==> flow/design.v <==
module flex_counter
#(
		NUM_CNT_BITS = 4
)
(
 input wire clk,
 input wire n_rst,
 output wire rollover_flag,
 input wire clear,
 input wire count_enable,
 input wire [NUM_CNT_BITS-1:0] rollover_val,
 output wire [NUM_CNT_BITS-1:0] count_out
);
reg [NUM_CNT_BITS-1:0] current;
reg [NUM_CNT_BITS-1:0] next;
reg current_flag;
reg next_flag;
always_ff @ (posedge clk, negedge n_rst) begin
	if( n_rst == 0) begin
		current <= '0;
		current_flag <= '0;     
	end
	else begin
		current <= next;
		current_flag <= next_flag;
	end
end
always_comb  begin    
	if(clear == 1) begin
		next = '0;
		next_flag = '0;
	end
	else begin 
		if(count_enable == 1) begin      
			next = current + 1;
			next_flag = 1'b0;
			if(next== (rollover_val + 1)) begin
				next= 1;
			end
			if(next == rollover_val)
				next_flag = 1'b1;
			end
		else begin
			next_flag = 1'b0;
			next = current;
		end     
	end
end
assign count_out = current;
assign rollover_flag = current_flag;
endmodule
module timer 
(
 input wire clk,
 input wire n_rst,
 input wire enable_timer,
 output wire shift_strobe,
 output wire packet_done
);
reg state1;
reg delayed_enable_timer;
reg [3:0] out_count1;
reg [3:0] out_count2;
flex_counter #(4) count_9
(
 .clk(clk),
 .n_rst(n_rst),
 .clear(packet_done),
 .count_enable(shift_strobe),
 .rollover_val(4'd9),
 .count_out(out_count2),
 .rollover_flag(packet_done)
 );
flex_counter #(4) count_10
(
 .clk(clk),
 .n_rst(n_rst),
 .clear(packet_done),
 .count_enable(delayed_enable_timer),
 .rollover_val(4'd10),
 .count_out(out_count1),
 .rollover_flag(shift_strobe)
);
always_ff @ (posedge clk, negedge n_rst)
begin
	if(!n_rst)
	begin
		state1 <= 0 ;
		delayed_enable_timer <= 0;
	end
	else
	begin
		state1 <= enable_timer;
		delayed_enable_timer <= state1;
	end
end
endmodule
* Tool chain data of timer
The steps from the RTL of timer to its reports follow in flow order.
Lines are those of the file above, counted from 1.
Operators: Yosys type, input widths -> output width; for muxes data width and select width s.
The mark -- stands for no value.
- Top module :: timer
- Clock :: clk
- Library :: sky130hd
- Corner :: tt_025C_1v80

* Word level
Counts by Yosys on the flattened word-level netlist (proc, flatten, opt, wreduce; memories kept). Register bits leave out memories and registers merged into their read ports (data or address). Print and check cells are left out. Cells with the same type and inputs are merged into one.
- Add/subtract/negate cells :: 2
- Mux-type cells :: 16
- Equality and inequality tests :: 4
- Reductions and logical operators :: 2
** Operators by type and width (number)
- $mux 4 :: 10
- $eq 4x4->1 const B :: 4
- $add 4x1->4 const B :: 2
- $mux 1 :: 6
- $reduce_bool 2->1 :: 2
- Output and inout port bits :: 2
- Word-level cells :: 30
- Bits in registers :: 12

* Logic depth
Depth = most cells in a row (Yosys ltp): at word level without a register or memory, in the mapped netlist without a sequential cell, where the memories' decode and read muxes count.
- Depth after elaboration :: 9
- ABC_AREA :: 0
- Depth in mapped cells :: 5
- Depth with buffers taken out :: 5

* Mapped cells and area
The flow's flattened synthesis, as Yosys stat reports it; memories are mapped. The netlist is that of the ABC_AREA named above (0 if unset); the other value can give another one.
** Cells by type (number)
- sky130_fd_sc_hd__dfrtp_1 :: 12
- sky130_fd_sc_hd__ha_1 :: 5
- sky130_fd_sc_hd__nand2_1 :: 8
- sky130_fd_sc_hd__inv_1 :: 7
- sky130_fd_sc_hd__xor2_1 :: 3
- sky130_fd_sc_hd__nand3_1 :: 4
- sky130_fd_sc_hd__a31oi_1 :: 3
- sky130_fd_sc_hd__nor2_1 :: 5
- sky130_fd_sc_hd__a311oi_1 :: 2
- sky130_fd_sc_hd__a2111oi_2 :: 1
- sky130_fd_sc_hd__nand3b_1 :: 2
- sky130_fd_sc_hd__o211ai_1 :: 2
- sky130_fd_sc_hd__or4_4 :: 1
- sky130_fd_sc_hd__a21bo_2 :: 1
- sky130_fd_sc_hd__a41o_1 :: 1
- sky130_fd_sc_hd__buf_2 :: 2
- sky130_fd_sc_hd__nor3_1 :: 2
- sky130_fd_sc_hd__a21oi_2 :: 1
Not listed: further types 12, cells in them 12.
- Cells in the netlist :: 74
- Mapped area :: 711.9 µm²
- Flip-flops :: 12
- Sequential part of the area :: 300.3 µm²
By module: a second synthesis without flattening, with its own total; a netlist apart from the flattened one above.
- Cell total of the unflattened synthesis :: 90
- Area (unflattened synthesis) :: 888.4 µm²
Each row is one instance without its submodules.
** Modules
- flex_counter (NUM_CNT_BITS=4) :: cells 43, instances 2, area 415.4 µm²
- timer :: cells 4, instances 1, area 57.6 µm²

* Path before layout
Path of least setup slack by OpenSTA after synthesis, without wires, with an ideal clock, recovery checks aside; 20% of the period is set as input and as output delay. Where synthesis merged equal registers, the netlist keeps one of their names.
- Path type :: reg2reg
- From :: register count_9.current[0]
- To :: register count_9.current_flag
- Path delay :: 1523 ps
- Slack :: 16 ps
- Clock period :: 1540 ps
- Arrival time :: 1450 ps
- Stages on the path :: 5
- Buffers on the path :: 0
- Time at the first pin :: 0 ps
- Required time :: 1467 ps
- Synthesis period reached :: 1524 ps
"path delay" = arrival - input delay + setup time.
"stages on the path" counts driving pins, that of a launching flip-flop among them; a cell with two outputs on the path counts twice.
"synthesis period reached" = period - worst setup slack (recovery checks aside). The figure is calculated, with input and output delays left at 20% of the set period.
Between the ends stands the longest chain of elaborated cells between them, by number of cells; it is not shown to be the way that was timed. Of several equally long chains one is given.
A line is the first line of the expression or statement that the cell stems from. Yosys adds cells for indexed reads and writes and turns some case tables into memories.
- Path through :: sky130_fd_sc_hd__dfrtp_1 sky130_fd_sc_hd__ha_1 sky130_fd_sc_hd__xor2_1 sky130_fd_sc_hd__or4_4 sky130_fd_sc_hd__a21oi_2
- Cells in the longest elaborated chain :: 9
- Elaborated cells on any way between the ends :: 9
- Classes of those cells :: add/sub: 1; eq/ne: 2; mux: 6
** RTL lines, path post-synthesis
- start: declaration :: line 14 : reg [NUM_CNT_BITS-1:0] current;
- start: assignment :: line 20 : current <= '0;
- start: assignment :: line 24 : current <= next;
- $add 4x1->4 :: line 35 : next = current + 1;
- $eq 4x4->1 :: line 37 : if(next== (rollover_val + 1)) begin
- $mux 4 :: line 37
- $mux 4 :: line 34 : if(count_enable == 1) begin
- $mux 4 :: line 29 : if(clear == 1) begin
- $eq 4x4->1 :: line 40 : if(next == rollover_val)
- $mux 1 :: line 40
- $mux 1 :: line 34
- $mux 1 :: line 29
- end: assignment :: line 21 : current_flag <= '0;
- end: assignment :: line 25 : current_flag <= next_flag;
- end: declaration :: line 16 : reg current_flag;

* Worst path after layout
From the final timing report of run 1: the path of least setup slack in the routed layout; clock arrival at registers is part of the times.
The path's times are printed in steps of 10 ps; the period is the one set.
- Path type :: reg2reg
- From :: register count_9.current[0]
- To :: register count_9.current_flag
- Slack :: 770 ps
- Required time :: 2630 ps
- Buffers on the path :: 0
- Clock period :: 2430 ps
- Stages on the path :: 5
- Arrival time :: 1860 ps
- Time at the first pin :: 270 ps
Between the ends stands the longest chain of elaborated cells between them, by number of cells; it is not shown to be the way that was timed. Of several equally long chains one is given.
- Path through :: sky130_fd_sc_hd__dfrtp_1 sky130_fd_sc_hd__ha_1 sky130_fd_sc_hd__xor2_1 sky130_fd_sc_hd__or4_4 sky130_fd_sc_hd__a21oi_2
- Cells in the longest elaborated chain :: 9
- Elaborated cells on any way between the ends :: 9
- Classes of those cells :: add/sub: 1; eq/ne: 2; mux: 6
** RTL lines, path after layout
- start: declaration :: line 14 : reg [NUM_CNT_BITS-1:0] current;
- start: assignment :: line 20 : current <= '0;
- start: assignment :: line 24 : current <= next;
- $add 4x1->4 :: line 35 : next = current + 1;
- $eq 4x4->1 :: line 37 : if(next== (rollover_val + 1)) begin
- $mux 4 :: line 37
- $mux 4 :: line 34 : if(count_enable == 1) begin
- $mux 4 :: line 29 : if(clear == 1) begin
- $eq 4x4->1 :: line 40 : if(next == rollover_val)
- $mux 1 :: line 40
- $mux 1 :: line 34
- $mux 1 :: line 29
- end: assignment :: line 21 : current_flag <= '0;
- end: assignment :: line 25 : current_flag <= next_flag;
- end: declaration :: line 16 : reg current_flag;

Subject: timer on sky130hd, stored results

Hello all,

2 stored runs of timer in the flow (synthesis by Yosys, layout by OpenROAD, sky130hd cells), in arbitrary order. Constraints: input delay and output delay 20% of the set period each, output load 0.01 pF.
By "clock period achieved" is meant the clock period of the run minus its worst setup slack. This is arithmetic on one report: input and output delays are still those of the set period (20% each).
"allowed time less slack (worst setup path)" = time allowed to the worst setup path (clock period - input delay - output delay, where it has them) - its slack; a late launch clock adds to it, a late capture clock takes from it.
By "total power of the final layout" is meant OpenSTA's value without simulated activity: inputs other than the clock are taken to toggle once in ten clock periods, and the tool carries that through the logic.
"allowed time less slack (worst setup path)" is known to 10 ps.

** Run 1
- Settings :: period_ns=2.43; CORE_UTILIZATION=47; SETUP_SLACK_MARGIN=0.09; PLACE_DENSITY_LB_ADDON=0.13; CELL_PAD_IN_SITES_GLOBAL_PLACEMENT=0; TNS_END_PERCENT=100; GPL_TIMING_DRIVEN=0; GPL_ROUTABILITY_DRIVEN=1; CTS_CLUSTER_DIAMETER=113; SLEW_MARGIN=20; MIN_ROUTING_LAYER=met1; CAP_MARGIN=20; CORE_MARGIN=2
- Die footprint :: 1,842.1 µm²
- Allowed time less slack (worst setup path) :: 1,660 ps
- Worst setup path type :: reg2reg
- Chip area after synthesis (Yosys) :: 711.9 µm²
- Clock period achieved :: 1,659 ps
- Worst setup slack after layout :: 771 ps
- Standard-cell area after layout :: 808.3 µm²
- Final worst hold slack :: 354 ps
- Utilization :: 0.556
- Total power of the final layout :: 802 uW
- Setup total negative slack :: 0 ps

** Run 2
- Settings :: period_ns=1.77; CORE_UTILIZATION=32; SETUP_SLACK_MARGIN=-0.04; PLACE_DENSITY_LB_ADDON=0.19; HOLD_SLACK_MARGIN=-0.07; CORE_ASPECT_RATIO=0.63; CELL_PAD_IN_SITES_DETAIL_PLACEMENT=2; GPL_TIMING_DRIVEN=0; GPL_ROUTABILITY_DRIVEN=1; CTS_CLUSTER_SIZE=35; CAP_MARGIN=20; CORE_MARGIN=2; SLEW_MARGIN=20
- Die footprint :: 2,628.3 µm²
- Allowed time less slack (worst setup path) :: 1,660 ps
- Worst setup path type :: reg2reg
- Chip area after synthesis (Yosys) :: 711.9 µm²
- Clock period achieved :: 1,663 ps
- Worst setup slack after layout :: 107 ps
- Standard-cell area after layout :: 825.8 µm²
- Final worst hold slack :: 364 ps
- Utilization :: 0.397
- Total power of the final layout :: 1,153 uW
- Setup total negative slack :: 0 ps

Thanks
